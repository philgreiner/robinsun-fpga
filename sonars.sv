==> flow/design.v <==
module sonars(
input  logic clk, reset, S1, S2, S3,  
output logic T1, T2, T3,				  
output logic [19:0] R1, R2, R3); 	  
logic [19:0] triggerDelay, count1, count2, count3;
logic [8:0]  triggerCount;
logic [2:0]  triggers;
logic [1:0]  active;
assign {T3, T2, T1} = triggers;
always_ff @(posedge clk, posedge reset)
begin
	if(reset)
	begin
		triggerDelay <= 20'b0;
		triggerCount <= 9'b0;
		triggers	    <= 3'b0;
		active		 <= 2'b0;
		R1				 <= 20'b0;
		R2				 <= 20'b0;
		R3				 <= 20'b0;
	end
	else
	begin
		if(triggerDelay == 20'd882400)  
		begin										 
			case(active)
				2'b10: begin 				 
							R3 <= count3; 
							triggers <= 3'b001;
							active <= 2'b00;   
						 end
				2'b00: begin 				 
							R1 <= count1; 
							triggers <= 3'b010;
							active <= 2'b01;   
						 end
				2'b01: begin				 
							R2 <= count2; 
							triggers <= 3'b100;
							active <= 2'b10;
						 end
			endcase
			triggerDelay <= 20'b0;		 
			triggerCount <= 9'b0;
		end
		else
		begin
			triggerCount <= triggerCount + 9'b1;
			triggerDelay <= triggerDelay + 20'b1;
			if(triggerCount == 9'd700)		 
				triggers <= 3'b0;
		end
	end
end
always_ff @(posedge clk, posedge reset)
begin 
	if(reset)
	begin
		count1 <= 20'b0;
		count2 <= 20'b0;
		count3 <= 20'b0;
	end
	else
	begin
		case(active)
			2'b00: if(T1) 		count1 <= 20'b0;					 
						else if(count1 <= 20'd10000) count1 <= count1 + 20'b1;	 
							else if (S1) count1 <= count1 + 20'b1;
								else count1 <= count1;				 
			2'b01: if(T2) 		count2 <= 20'b0;
						else if(count2 <= 20'd10000) count2 <= count2 + 20'b1;
							else if(S2) count2 <= count2 + 20'b1;
								else count2 <= count2;
			2'b10: if(T3) 		count3 <= 20'b0;
						else if(count3 <= 20'd10000) count3 <= count3 + 20'b1;
							else if(S3) count3 <= count3 + 20'b1;
								else count3 <= count3; 
		endcase
	end
end
endmodule 
Tool chain data of sonars
The steps from the RTL of sonars to its reports follow in flow order.
Lines are those of the file above, counted from 1.
Operators: Yosys type, input widths -> output width; for muxes data width and select width s.
Cell names lack the library's common part.
Not given: -
- top module: sonars
- clock input: clk
- standard-cell library: sky130hd
- timing corner: tt_025C_1v80

After elaboration
Yosys after proc, flatten, opt, wreduce and memory -nomap, before mapping. Memory bits, and registers merged into a memory's read port (data or address), are not among the register bits. Print and check cells are not counted. Equal cells are merged and count once.
- noted reduce/logical cells: 14
- noted order comparisons: 3
- equal/unequal tests: 5
- noted mux-type cells: 15
- add/subtract/negate cells at 5
- operators by type and width (cell ; count):
    $mux 20 ; 10
    $add 20x1->20 const B ; 4
    $le 20x14->1 const B ; 3
    $eq 20x20->1 const B ; 1
    $reduce_and 2->1 ; 8
    $reduce_bool 3->1 ; 4
    $add 9x1->9 const B ; 1
    $eq 9x8->1 const B ; 1
    $pmux 3 s3 ; 1
    $mux 9 ; 1
    $pmux 2 s3 ; 1
    $mux 3 ; 2
    $ne 4x1->1 const B ; 1
    $eq 2x1->1 const B ; 1
    $eq 2x2->1 const B ; 1
    $logic_not 2->1 ; 1
    $reduce_bool 2->1 ; 1
- register bits at 154
- elaborated cells at 52

Logic depth
Yosys ltp: most cells in a row. Word level: on the elaborated netlist, between registers, memories and ports. Mapped: between sequential cells and ports; inverters and the memories' decode and read muxes count.
- noted depth after elaboration: 4
- noted ABC_AREA: 0
- noted gate-level depth with buffers: 9

Netlist
Yosys stat after the flow's synthesis: flattened, memories mapped to cells. It holds for the ABC_AREA given above (unset counts as 0); a run with the other value may have another netlist.
- mapped area at 7490.9 µm²
- cells in the netlist at 737
- flip-flops: 155
- buffer cells at 41
- cells by type (cell type ; count):
    dfrtp_1 ; 154
    mux2_2 ; 53
    o21ai_0 ; 69
    nand2_1 ; 76
    nor2_1 ; 58
    nand3_1 ; 38
    o31ai_1 ; 23
    nand4_1 ; 22
    clkbuf_1 ; 35
    ha_1 ; 10
    xnor2_1 ; 13
    a31oi_1 ; 15
    xor2_1 ; 10
    inv_1 ; 21
    or4_1 ; 10
    a41oi_1 ; 8
    and4_1 ; 8
    o41ai_1 ; 8
Not listed: further types 37, cells in them 106.

Timing after synthesis
OpenSTA on the mapped netlist: ideal clock, no wires. The path of least setup slack (recovery checks aside). Input and output delay are each 20% of the period. Register names are those of the netlist, which keeps one name where synthesis merged equal registers.
- kind: flip-flop to flip-flop
- start point: reg count3[0]
- end point: reg count3[16]
- noted data required time: 2561 ps
- clock period: 2630 ps
- noted stages on the path: 10
- noted delay of the path: 2460 ps
- noted arrival time: 2391 ps
- noted slack: 170 ps
- synthesis period reached at 2460 ps
"delay of the path" is the arrival time less input delay plus setup time.
"stages on the path" counts driving pins, that of a launching flip-flop among them; a cell with two outputs on the path counts twice.
"synthesis period reached" is the clock period less the worst setup slack; recovery checks do not enter. This is arithmetic on one report: input and output delays are still those of the set period (20% each).
Between the ends stands the longest chain of elaborated cells between them, by number of cells; it is not shown to be the way that was timed. Of several equally long chains one is given.
A line is the first line of the expression or statement that the cell stems from. Yosys adds cells for indexed reads and writes and turns some case tables into memories.
At most two assigning lines are given for a register; there are more.
- cells stage by stage: dfrtp_1 -> inv_1 -> ha_1 -> or3b_4 -> a2111oi_4 -> o311ai_2 -> and2_4 -> buf_6 -> or4_1 -> nand3_1
- length of the longest elaborated chain at 4
- elaborated cells on any way between the ends at 7
- those cells by class: add/sub (1); compare (1); mux (3); reduce/logical (2)
- RTL lines, path after synthesis (element ; RTL line ; source):
    start: declaration ; 5 ; logic [19:0] triggerDelay, count1, count2, count3;
    start: assignment ; 75 ; else if(count3 <= 20'd10000) count3 <= count3 + 20'b1;
    start: assignment ; 76 ; else if(S3) count3 <= count3 + 20'b1;
    $add 20x1->20 ; 76 ;
    $mux 20 ; 76 ;
    $mux 20 ; 75 ;
    $mux 20 ; 74 ; 2'b10: if(T3) count3 <= 20'b0;
    end: assignment ; 75 ;
    end: assignment ; 76 ;
    end: declaration ; 5 ;

Path in the finished layout
Path of least setup slack in the final report of flow run 2 (OpenROAD, finished layout, wires in). Where an end is a register, its clock arrival counts in the times.
The report prints the path's times to 10 ps; the period is as set.
- kind: flip-flop to flip-flop
- start point: reg count3[0]
- end point: reg count3[3]
- noted data required time: 3510 ps
- noted stages on the path: 9
- noted arrival time: 3020 ps
- noted slack: 490 ps
- clock period: 3160 ps
Between the ends stands the longest chain of elaborated cells between them, by number of cells; it is not shown to be the way that was timed. Of several equally long chains one is given.
At most two assigning lines are given for a register; there are more.
- cells stage by stage: dfrtp_1 -> inv_1 -> ha_1 -> or3b_4 -> a2111oi_4 -> o311ai_2 -> a31o_2 -> or4_1 -> nand3_1
- length of the longest elaborated chain at 4
- elaborated cells on any way between the ends at 7
- those cells by class: add/sub (1); compare (1); mux (3); reduce/logical (2)
- RTL lines, path after layout (element ; RTL line ; source):
    start: declaration ; 5 ; logic [19:0] triggerDelay, count1, count2, count3;
    start: assignment ; 75 ; else if(count3 <= 20'd10000) count3 <= count3 + 20'b1;
    start: assignment ; 76 ; else if(S3) count3 <= count3 + 20'b1;
    $add 20x1->20 ; 76 ;
    $mux 20 ; 76 ;
    $mux 20 ; 75 ;
    $mux 20 ; 74 ; 2'b10: if(T3) count3 <= 20'b0;
    end: assignment ; 75 ;
    end: assignment ; 76 ;
    end: declaration ; 5 ;

Subject: flow runs of sonars

Hi,

Design sonars on sky130hd. What follows are 2 stored runs of the flow, each under its own settings; their order means nothing. The constraints put input and output delay at 20% of the set period each and load the outputs with 0.01 pF.
By "clock period reached" is meant the clock period of the run minus its worst setup slack. This is arithmetic on one report: input and output delays are still those of the set period (20% each).
"allowed time less slack (worst setup path)" = time allowed to the worst setup path (clock period - input delay - output delay, where it has them) - its slack; a late launch clock adds to it, a late capture clock takes from it.
By "power consumption" is meant OpenSTA's value without simulated activity: inputs other than the clock are taken to toggle once in ten clock periods, and the tool carries that through the logic.
"allowed time less slack (worst setup path)" is given in steps of 10 ps.

Flow run 1

==> flow/run.sh <==
#!/bin/bash
# the make line also repeats the synthesis and layout settings of config.mk as NAME=value (left out here)
make -C /OpenROAD-flow-scripts/flow DESIGN_CONFIG=/design/flow/config.mk WORK_HOME=/design/flow/orfs CLKGATE_MAP_FILE= finish
==> flow/config.mk <==
export PLATFORM = sky130hd
export DESIGN_NAME = sonars
export DESIGN_NICKNAME = sonars
export VERILOG_FILES = /design/flow/design.v
export SDC_FILE = /design/flow/constraint.sdc
export NUM_CORES = 4
export LEC_CHECK = 0
export CAP_MARGIN = 10
export CELL_PAD_IN_SITES_DETAIL_PLACEMENT = 2
export CORE_MARGIN = 3
export CORE_UTILIZATION = 58
export CTS_CLUSTER_SIZE = 69
export MAX_ROUTING_LAYER = met5
export PLACE_DENSITY = 0.67
export SLEW_MARGIN = 20
export TNS_END_PERCENT = 55
==> flow/constraint.sdc <==
create_clock -name core_clock -period 2.91 [get_ports {clk}]
set_input_delay 0.5820 -clock core_clock [delete_from_list [all_inputs] [get_ports {clk}]]
set_output_delay 0.5820 -clock core_clock [all_outputs]
set_load 0.01 [all_outputs]

Flow run 1: did not finish, placement stopped with DPL-0033.

Flow run 2

==> flow/run.sh <==
#!/bin/bash
# the make line also repeats the synthesis and layout settings of config.mk as NAME=value (left out here)
make -C /OpenROAD-flow-scripts/flow DESIGN_CONFIG=/design/flow/config.mk WORK_HOME=/design/flow/orfs CLKGATE_MAP_FILE= finish
==> flow/config.mk <==
export PLATFORM = sky130hd
export DESIGN_NAME = sonars
export DESIGN_NICKNAME = sonars
export VERILOG_FILES = /design/flow/design.v
export SDC_FILE = /design/flow/constraint.sdc
export NUM_CORES = 4
export LEC_CHECK = 0
export CAP_MARGIN = 20
export CORE_MARGIN = 2
export CORE_UTILIZATION = 40
export SLEW_MARGIN = 20
==> flow/constraint.sdc <==
create_clock -name core_clock -period 3.16 [get_ports {clk}]
set_input_delay 0.6320 -clock core_clock [delete_from_list [all_inputs] [get_ports {clk}]]
set_output_delay 0.6320 -clock core_clock [all_outputs]
set_load 0.01 [all_outputs]

Measured in flow run 2:
- noted the clock period reached: 2668 ps
- standard-cell area after routing: 9077.5 µm²
- noted the power consumption: 4.206 mW
- post-route utilization at 0.49
- worst setup slack after layout: 492 ps
- noted the setup TNS: 0 ps
- noted the smallest hold slack: 479 ps
- noted the synthesis area: 7490.9 µm²
- allowed time less slack (worst setup path) at 2670 ps
- critical path kind: flip-flop to flip-flop
- total die area at 19837.3 µm²

Regards
