==> flow/design.v <==
module MySPI (
	input  logic		  theClock, theReset,
	input  logic        MySPI_clk, MySPI_cs, MySPI_sdi,
	output logic  		  MySPI_sdo,
	output logic [7:0]  Config,
	input  logic [7:0]  Status,
	input  logic [15:0] speedR,
	input  logic [15:0] speedL, 
	input  logic [15:0] speedOdoR, 
	input  logic [15:0] speedOdoL, 
	input  logic [15:0] speedB,
	input  logic [15:0] speedFH,
	input  logic [15:0] speedFV,
	input  logic [15:0] sonar12, sonar34, sonar56,
	input  logic [15:0] lt24,
	input  logic [15:0] adc,
	output logic [15:0] PICtoFPGA);
parameter A_Config     			= 15'h00;
parameter A_Status     			= 15'h01;
parameter A_speedR				= 15'h22;
parameter A_speedL				= 15'h32;
parameter A_speedOdoR			= 15'h26;
parameter A_speedOdoL			= 15'h36;
parameter A_speedB				= 15'h50;
parameter A_speedFH				= 15'h52;
parameter A_speedFV				= 15'h54;
parameter A_sonar12				= 15'h41;
parameter A_sonar34				= 15'h42;
parameter A_sonar56				= 15'h43;
parameter A_lt24					= 15'h12;
parameter A_adc					= 15'h19;
parameter A_PICtoFPGA			= 15'h10;
typedef enum logic [3:0] {
	S_Wait, 
	S_Addr, S_Addr_00, S_Addr_01, S_Addr_11,
	S_Data, S_Data_00, S_Data_01, S_Data_11,
	S_End} statetype;
statetype	SPI_state, SPI_nextstate;
logic			SPI_CLK0, SPI_CLK;
logic			SPI_CS0, SPI_CS;
logic [3:0] SPI_counter;
logic			SPI_counter_reset, SPI_counter_inc;	 
logic [15:0] SPI_address, SPI_data;
logic			SPI_address_shift;
logic			SPI_data_shift, SPI_data_load, SPI_data_update;
assign MySPI_sdo = SPI_data[15];
always @ (posedge theClock)
begin
	SPI_CLK0 <= MySPI_clk;	SPI_CLK  <= SPI_CLK0;
	SPI_CS0  <= MySPI_cs;	SPI_CS   <= SPI_CS0;
end
always_ff @ (posedge theClock)
	SPI_state <= SPI_nextstate;
always_comb
begin
	SPI_nextstate = SPI_state;
	case (SPI_state)
		S_Wait	 : if (SPI_CS) SPI_nextstate = S_Wait;
							else SPI_nextstate = S_Addr;
		S_Addr	 : SPI_nextstate = S_Addr_00;
		S_Addr_00 : if (SPI_CLK) SPI_nextstate = S_Addr_01;
		S_Addr_01 : SPI_nextstate = S_Addr_11;
		S_Addr_11 : if (SPI_CLK) SPI_nextstate = S_Addr_11;
							else if (SPI_counter == 4'b0000) SPI_nextstate = S_Data;
								else SPI_nextstate = S_Addr_00;
		S_Data	 : SPI_nextstate = S_Data_00;
		S_Data_00 : if (SPI_CLK) SPI_nextstate = S_Data_01;
		S_Data_01 : SPI_nextstate = S_Data_11;
		S_Data_11 : if (SPI_CLK) SPI_nextstate = S_Data_11;
							else if (SPI_counter == 4'b0000) SPI_nextstate = S_End;
								else SPI_nextstate = S_Data_00;
		S_End     : SPI_nextstate = S_Wait;
	endcase
	if (SPI_CS) SPI_nextstate = S_Wait;
end
assign SPI_counter_reset = ((SPI_state == S_Addr)    | (SPI_state == S_Data));
assign SPI_counter_inc   = ((SPI_state == S_Addr_01) | (SPI_state == S_Data_01));
assign SPI_address_shift = (SPI_state == S_Addr_01);
assign SPI_data_shift	 = (SPI_state == S_Data_01);
assign SPI_data_load		 = (SPI_state == S_Data);
assign SPI_data_update   = ((SPI_state == S_End) & SPI_address[15]);
always_ff @ (posedge theClock)
begin
	if (SPI_counter_reset) SPI_counter <= 4'b0000;
		else if (SPI_counter_inc) SPI_counter <= SPI_counter + 1;
	if (SPI_address_shift) SPI_address <= { SPI_address[14:0], MySPI_sdi };
	if (SPI_data_shift) SPI_data <= { SPI_data[14:0], MySPI_sdi };
		else if (SPI_data_load)
		begin
			case (SPI_address[14:0])
				A_Config    		: SPI_data <= {8'b0, Config};
				A_Status    		: SPI_data <= {8'b0, Status};
				A_speedR				: SPI_data <= speedR;
				A_speedL				: SPI_data <= speedL;
				A_speedOdoR			: SPI_data <= speedOdoR;
				A_speedOdoL			: SPI_data <= speedOdoL;
				A_sonar12			: SPI_data <= sonar12;
				A_sonar34			: SPI_data <= sonar34;
				A_sonar56			: SPI_data <= sonar56;
				A_speedB				: SPI_data <= speedB;
				A_speedFH			: SPI_data <= speedFH;
				A_speedFV			: SPI_data <= speedFV;
				A_lt24				: SPI_data <= lt24;
				A_adc					: SPI_data <= adc;
				A_PICtoFPGA			: SPI_data <= PICtoFPGA;
			endcase
			if(SPI_address[14:0] == A_speedB)
				PICtoFPGA[15] <= 1'b1;
			else
				PICtoFPGA[15] <= 1'b0;
		end
	if (theReset) Config <= 8'h00;
		else if ((SPI_data_update) & (SPI_address[14:0] == A_Config)) Config <= SPI_data[7:0];
	if (theReset) PICtoFPGA <= 16'h00;
		else if ((SPI_data_update) & (SPI_address[14:0] == A_PICtoFPGA)) PICtoFPGA[14:0] <= SPI_data[14:0];
end
endmodule
From RTL to reports: MySPI

What the tools print for MySPI, step after step.
Lines are those of the file above, counted from 1.
Cell names lack the library's common part.
Not given: -

Top: MySPI
Clock port: theClock
Standard-cell library: sky130hd
Library corner: tt_025C_1v80

After elaboration

Source: Yosys, flattened and elaborated, memories not mapped. Widths are those after wreduce. Registers that Yosys merges into a memory's read port (data or address) are not register bits. Print and check cells do not count. Equal cells are merged and count once.

Latch bits: 0
Word-level cells: 63
Bits of input ports: 205
Memories: 0
Output and inout port bits: 25
Clocked read ports x word width: 0
Bits in read-only memories: 0
Bits in writable memories: 0
Flip-flop bits (word level): 68

Order comparisons: 0
Add/sub/neg operators: 1
Eq/ne operators: 25
Mux-type cells: 11
Bitwise logic cells: 6
Div/mod/pow operators: 0
$mul: 0
Shift-type cells: 0
Reduce/logical cells: 9

Operators with widths:

| cell                                                      | number |
| 16-bit case mux with 15-bit select                        | 1 |
| 15-bit by 7-bit == test with 1-bit output with constant B | 6 |
| 15-bit by 6-bit == test with 1-bit output with constant B | 4 |
| 15-bit by 5-bit == test with 1-bit output with constant B | 3 |
| 4-bit case mux with 10-bit select                         | 1 |
| 16-bit 2-to-1 mux                                         | 2 |
| 16-bit nonzero test                                       | 1 |
| 4-bit by 3-bit == test with 1-bit output with constant B  | 4 |
| 4-bit 2-to-1 mux                                          | 4 |
| 15-bit by 1-bit == test with 1-bit output with constant B | 1 |
| 15-bit zero test                                          | 1 |
| 10-bit nonzero test                                       | 1 |
| 4-bit by 2-bit == test with 1-bit output with constant B  | 2 |
| 4-bit == test with constant B                             | 2 |
| 4-bit zero test                                           | 2 |
| 3-bit 2-to-1 mux                                          | 2 |
| 2-bit inequality test with constant B                     | 2 |
| 2-bit AND reduction                                       | 2 |
| 4-bit by 1-bit adder with 4-bit output with constant B    | 1 |
| 4-bit by 1-bit == test with 1-bit output with constant B  | 1 |
| 1-bit bitwise AND                                         | 3 |
| 3-bit AND reduction                                       | 1 |
| 1-bit bitwise OR                                          | 2 |
| 2-bit nonzero test                                        | 1 |
| 1-bit NOT                                                 | 1 |
| 1-bit 2-to-1 mux                                          | 1 |

Longest topological paths

Depth = most cells in a row (Yosys ltp): at word level without a register or memory, in the mapped netlist without a sequential cell, where the memories' decode and read muxes count.

Word-level depth: 4
ABC_AREA: 0
Depth in mapped cells: 9
Mapped depth without buffers: 7

Netlist

Yosys stat after the flow's synthesis: flattened, memories mapped to cells. It holds for the ABC_AREA given above (unset counts as 0); a run with the other value may have another netlist.

Buffers: 31
Sequential part of the area: 1,801.7 um^2
Cells in the netlist: 439
Mapped area: 4,261.6 um^2
Flip-flops: 74

Cell types:

| type     | number | area in all (um^2) |
| edfxtp_1 | 32     | 960.922 |
| dfxtp_1  | 42     | 840.806 |
| a222oi_1 | 37     | 370.355 |
| a22oi_1  | 39     | 292.781 |
| nand2_1  | 62     | 232.723 |
| nor4_4   | 7      | 148.893 |
| a21oi_1  | 25     | 125.12 |
| nand3_1  | 24     | 120.115 |
| nor2_1   | 31     | 116.362 |
| nor4b_2  | 7      | 105.101 |
| mux2i_1  | 10     | 100.096 |
| nor4_2   | 7      | 87.584 |
| nor3_1   | 13     | 65.062 |
| clkbuf_1 | 16     | 60.058 |
| o31ai_1  | 8      | 60.058 |
| buf_2    | 11     | 55.053 |
| inv_1    | 14     | 52.55 |
| or4bb_1  | 4      | 45.043 |

Not listed: further types 27, cells in them 50.

Timing after synthesis

OpenSTA on the mapped netlist: ideal clock, no wires. The path of least setup slack (recovery checks aside). Input and output delay are each 20% of the period. Register names are those of the netlist, which keeps one name where synthesis merged equal registers.

Path kind: register to register
Start: register SPI_address[10]
End: register SPI_data[0]
Required time: 3.483 ns
Delay of the path: 2.886 ns
Stages on the path: 10
Setup time: 0.367 ns
Path slack: 0.964 ns
Buffers on the path: 3
Launch time at the first pin: 0.000 ns
Arrival time: 2.519 ns
Clock period: 3.85 ns
Synthesis period reached: 2.886 ns

"delay of the path" = arrival - input delay + setup time.
"stages on the path": output pins that drive a net of the path, with the launching flip-flop's if there is one; two outputs of one cell count as two.
"synthesis period reached" is the clock period less the worst setup slack; recovery checks do not enter. This is arithmetic on one report: input and output delays are still those of the set period (20% each).
The rows between start and end are the longest chain of elaborated cells between them; the timing report does not say that the signal goes this way. Where chains are equally long, one stands for them.
Each line given opens the expression or statement behind the cell; cells for indexed reads and writes are added by Yosys, which also makes memories of some case tables.
A register here has more assigning lines than the two given.
The path ends at the enable pin of a flip-flop; only ways to that pin are counted.

Cells stage by stage: edfxtp_1 -> or4_1 -> buf_6 -> buf_6 -> nor4_4 -> nor3_1 -> and4_4 -> buf_6 -> nand2_1 -> a21o_1
Length of the longest elaborated chain: 3
Elaborated cells between the ends (all ways): 17
Classes of those cells: 14 x eq/ne; 3 x reduce/logical

RTL lines, path post-synthesis:

| what                                      | line | text |
| from (decl)                               | 43   | `logic [15:0] SPI_address, SPI_data;` |
| from (assign)                             | 86   | `if (SPI_address_shift) SPI_address <= { SPI_address[14:0], MySPI_sdi };` |
| 15-bit by 5-bit == test with 1-bit output | 90   | `case (SPI_address[14:0])` |
| 16-bit nonzero test                       | -    |  |
| 2-bit AND reduction                       | -    |  |
| to (assign)                               | 91   | `A_Config : SPI_data <= {8'b0, Config};` |
| to (assign)                               | 92   | `A_Status : SPI_data <= {8'b0, Status};` |
| to (decl)                                 | 43   |  |

Worst path after layout

Path of least setup slack in the final report of entry A (OpenROAD, finished layout, wires in). Where an end is a register, its clock arrival counts in the times.

Path kind: register to register
Start: register SPI_address[10]
End: register SPI_data[7]
Launch time at the first pin: 0.33 ns
Path slack: 1.44 ns
Clock period: 4.97 ns
Stages on the path: 8
Setup time: 0.36 ns
Arrival time: 3.49 ns
Buffers on the path: 1
Required time: 4.93 ns

The rows between start and end are the longest chain of elaborated cells between them; the timing report does not say that the signal goes this way. Where chains are equally long, one stands for them.
A register here has more assigning lines than the two given.
The path ends at the enable pin of a flip-flop; only ways to that pin are counted.

Cells stage by stage: edfxtp_1 -> or4_1 -> buf_4 -> nor4_4 -> nor4_1 -> and4_4 -> nand2_1 -> a21o_1
Length of the longest elaborated chain: 3
Elaborated cells between the ends (all ways): 17
Classes of those cells: 14 x eq/ne; 3 x reduce/logical

RTL lines, path post-layout:

| what                                      | line | text |
| from (decl)                               | 43   | `logic [15:0] SPI_address, SPI_data;` |
| from (assign)                             | 86   | `if (SPI_address_shift) SPI_address <= { SPI_address[14:0], MySPI_sdi };` |
| 15-bit by 5-bit == test with 1-bit output | 90   | `case (SPI_address[14:0])` |
| 16-bit nonzero test                       | -    |  |
| 2-bit AND reduction                       | -    |  |
| to (assign)                               | 91   | `A_Config : SPI_data <= {8'b0, Config};` |
| to (assign)                               | 92   | `A_Status : SPI_data <= {8'b0, Status};` |
| to (decl)                                 | 43   |  |

Data sheet: physical implementation of MySPI

Record of 2 stored runs of the RTL-to-layout flow on MySPI, platform sky130hd. The runs are unordered. Constraints: input delay and output delay 20% of the set period each, output load 0.01 pF.
"worst path time" = time allowed to the worst setup path (clock period - input delay - output delay, where it has them) - its slack; a late launch clock adds to it, a late capture clock takes from it.
By "total power after layout" is meant OpenSTA's value without simulated activity: inputs other than the clock are taken to toggle once in ten clock periods, and the tool carries that through the logic.
Among the settings, n/a means not set for that run.
A result given as n/a is not shown for that run.

| item                                    | entry A              | entry B |
| period_ns                               | 4.97                 | 2.82    |
| CORE_UTILIZATION                        | 17                   | 63      |
| SETUP_SLACK_MARGIN                      | -0.4                 | -0.11   |
| PLACE_DENSITY                           | 0.87                 | n/a     |
| CORE_MARGIN                             | 2                    | 7       |
| TNS_END_PERCENT                         | 5                    | 15      |
| GPL_ROUTABILITY_DRIVEN                  | 1                    | 1       |
| MAX_ROUTING_LAYER                       | met4                 | n/a     |
| CAP_MARGIN                              | 20                   | 20      |
| SLEW_MARGIN                             | 20                   | 15      |
| CORE_ASPECT_RATIO                       | n/a                  | 1.55    |
| GPL_TIMING_DRIVEN                       | n/a                  | 1       |
| CTS_CLUSTER_DIAMETER                    | n/a                  | 377     |
| smallest setup slack (ns)               | 1.441                | n/a     |
| total power after layout (µW)           | 1,546                | n/a     |
| lowest hold slack (ns)                  | 0.357                | n/a     |
| worst path time (ns)                    | 3.53                 | n/a     |
| critical path type                      | register to register | n/a     |
| post-layout utilization (%)             | 29.8                 | n/a     |
| die size (um^2)                         | 26,351.0             | n/a     |
| standard-cell area after layout (um^2)  | 7,298.2              | n/a     |
| mapped cell area after synthesis (um^2) | 4,261.6              | n/a     |

Entry B: stopped before the end: placement reported GPL-0301
